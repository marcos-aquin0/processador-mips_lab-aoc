==> flow/design.v <==
module instruction_decoder(
    input clock,
    input [31:0] instruction_reg,
    output reg [5:0] opcode,
    output reg [5:0] rs,
    output reg [5:0] rt,
    output reg [5:0] rd,
    output reg [3:0] shamt,
    output reg [3:0] funct,
    output reg [13:0] imediato,
    output reg [25:0] salto
);
always @(posedge clock) begin
    opcode <= instruction_reg[31:26];
    rs <= instruction_reg[25:20];
    rt <= instruction_reg[19:14];
    rd <= instruction_reg[13:8];
    shamt <= instruction_reg[7:4];
    funct <= instruction_reg[3:0];
    imediato <= instruction_reg[13:0];
    salto <= instruction_reg[25:0];
end
endmodule 
# --- Step by step through the tools: instruction_decoder ---
# Tool output for the design above, in the order of the flow.
# Line numbers count from 1 in the design file above.
# Operators: Yosys type, input widths -> output width; for muxes data width and select width s.
# Cell names lack the library's common part.
setup:
  top: "instruction_decoder"
  clock: "clock"
  library: "sky130hd"
  lib_corner: "tt_025C_1v80"

# --- Word level ---
# Source: Yosys, flattened and elaborated, memories not mapped. Widths are those after wreduce; folded enables and synchronous resets count as part of the registers. Registers that Yosys merges into a memory's read port (data or address) are not register bits. Print and check cells do not count. Equal cells are merged and count once.
bits:
  ff_bits: 72
  inputBits: 33
  out_inout_bits: 72

# --- Longest topological paths ---
# Longest topological path by Yosys (ltp), each cell counted once; first at word level (registers and memories cut), then after technology mapping (sequential cells cut; the memories' decode and read muxes count).
depth:
  depth_word: 0
  abc_area: 0
  ltp_mapped: 1

# --- Synthesis result ---
# Source: synth_stat.txt of the flow (Yosys; design flattened, memories mapped). It holds for the ABC_AREA given above (unset counts as 0); a run with the other value may have another netlist.
by_type:
  columns: ["type", "n"]
  rows:
  - ["dfxtp_1", 32]
  - ["buf_4", 40]
synth_totals:
  mapped_cells: 72
  mapped_area_um2: 940.9
  sequential_area_um2: 640.6
  flip_flops: 32
  n_buf: 40

# --- Path before layout ---
# Source: OpenSTA report_checks on the synthesized netlist (no wires, ideal clock, input and output delay 20% of the period each), path of least setup slack; recovery checks are left aside. Register names are those of the netlist, which keeps one name where synthesis merged equal registers.
synth_path:
  path_type: "reg2out"
  startpoint: "register (name not given)"
  endpoint: "output port imediato[0]"
  tclk_ns: 1.19
  output_delay_ns: 0.238
  launch_ns: 0.000
  t_arrival_ns: 0.507
  slack_ns: 0.445
  path_delay_ns: 0.507
  path_stages: 2
  n_path_buf: 1
  synth_period_reached_ns: 0.745
# "path_delay_ns" is the arrival time less input delay plus setup time.
# At an output port there is no setup time.
# "path_stages" counts driving pins, that of a launching flip-flop among them; a cell with two outputs on the path counts twice.
# "synth_period_reached_ns" = period - worst setup slack (recovery checks aside). The figure is calculated, with input and output delays left at 20% of the set period.
synth_via:
  path_cell_list: "dfxtp_1 -> buf_4"
synth_rtl:
  columns: ["item", "line_no", "text"]
  rows:
  - ["to (decl)", 10, "output reg [13:0] imediato,"]
# Chain of elaborated cells between the ends: none given.

Memo
Re: implementation data of instruction_decoder

instruction_decoder on sky130hd: 2 stored runs with different settings, listed in no order. Input and output delays are each 20% of the period that was set; the output load is 0.01 pF.

--- job 1 ---
==> flow/run.sh <==
#!/bin/bash
# the make line also repeats the synthesis and layout settings of config.mk as NAME=value (left out here)
make -C /OpenROAD-flow-scripts/flow DESIGN_CONFIG=/design/flow/config.mk WORK_HOME=/design/flow/orfs CLKGATE_MAP_FILE= finish
==> flow/config.mk <==
export PLATFORM = sky130hd
export DESIGN_NAME = instruction_decoder
export DESIGN_NICKNAME = instruction_decoder
export VERILOG_FILES = /design/flow/design.v
export SDC_FILE = /design/flow/constraint.sdc
export NUM_CORES = 4
export LEC_CHECK = 0
export ABC_AREA = 0
export CAP_MARGIN = 20
export CORE_MARGIN = 3
export CORE_UTILIZATION = 49
export GPL_ROUTABILITY_DRIVEN = 1
export GPL_TIMING_DRIVEN = 1
export MAX_ROUTING_LAYER = met4
export MIN_ROUTING_LAYER = met2
export PLACE_DENSITY = 0.52
export SETUP_SLACK_MARGIN = 0.11
export SLEW_MARGIN = 20
==> flow/constraint.sdc <==
create_clock -name core_clock -period 0.513 [get_ports {clock}]
set_input_delay 0.1026 -clock core_clock [delete_from_list [all_inputs] [get_ports {clock}]]
set_output_delay 0.1026 -clock core_clock [all_outputs]
set_load 0.01 [all_outputs]

==> results, as YAML <==
outcome: "unfinished; error DPL-0038 in placement"

--- job 2 ---
==> flow/run.sh <==
#!/bin/bash
# the make line also repeats the synthesis and layout settings of config.mk as NAME=value (left out here)
make -C /OpenROAD-flow-scripts/flow DESIGN_CONFIG=/design/flow/config.mk WORK_HOME=/design/flow/orfs CLKGATE_MAP_FILE= finish
==> flow/config.mk <==
export PLATFORM = sky130hd
export DESIGN_NAME = instruction_decoder
export DESIGN_NICKNAME = instruction_decoder
export VERILOG_FILES = /design/flow/design.v
export SDC_FILE = /design/flow/constraint.sdc
export NUM_CORES = 4
export LEC_CHECK = 0
export ABC_AREA = 1
export CAP_MARGIN = 20
export CELL_PAD_IN_SITES_DETAIL_PLACEMENT = 1
export CORE_ASPECT_RATIO = 1.99
export CORE_MARGIN = 2
export CORE_UTILIZATION = 39
export CTS_CLUSTER_DIAMETER = 209
export MAX_ROUTING_LAYER = met5
export MIN_ROUTING_LAYER = met2
export PLACE_DENSITY_LB_ADDON = 0.28
export SETUP_SLACK_MARGIN = 0.01
export SLEW_MARGIN = 20
==> flow/constraint.sdc <==
create_clock -name core_clock -period 0.725 [get_ports {clock}]
set_input_delay 0.1450 -clock core_clock [delete_from_list [all_inputs] [get_ports {clock}]]
set_output_delay 0.1450 -clock core_clock [all_outputs]
set_load 0.01 [all_outputs]

==> results, as YAML <==
outcome: "unfinished; error DPL-0033 in routing"
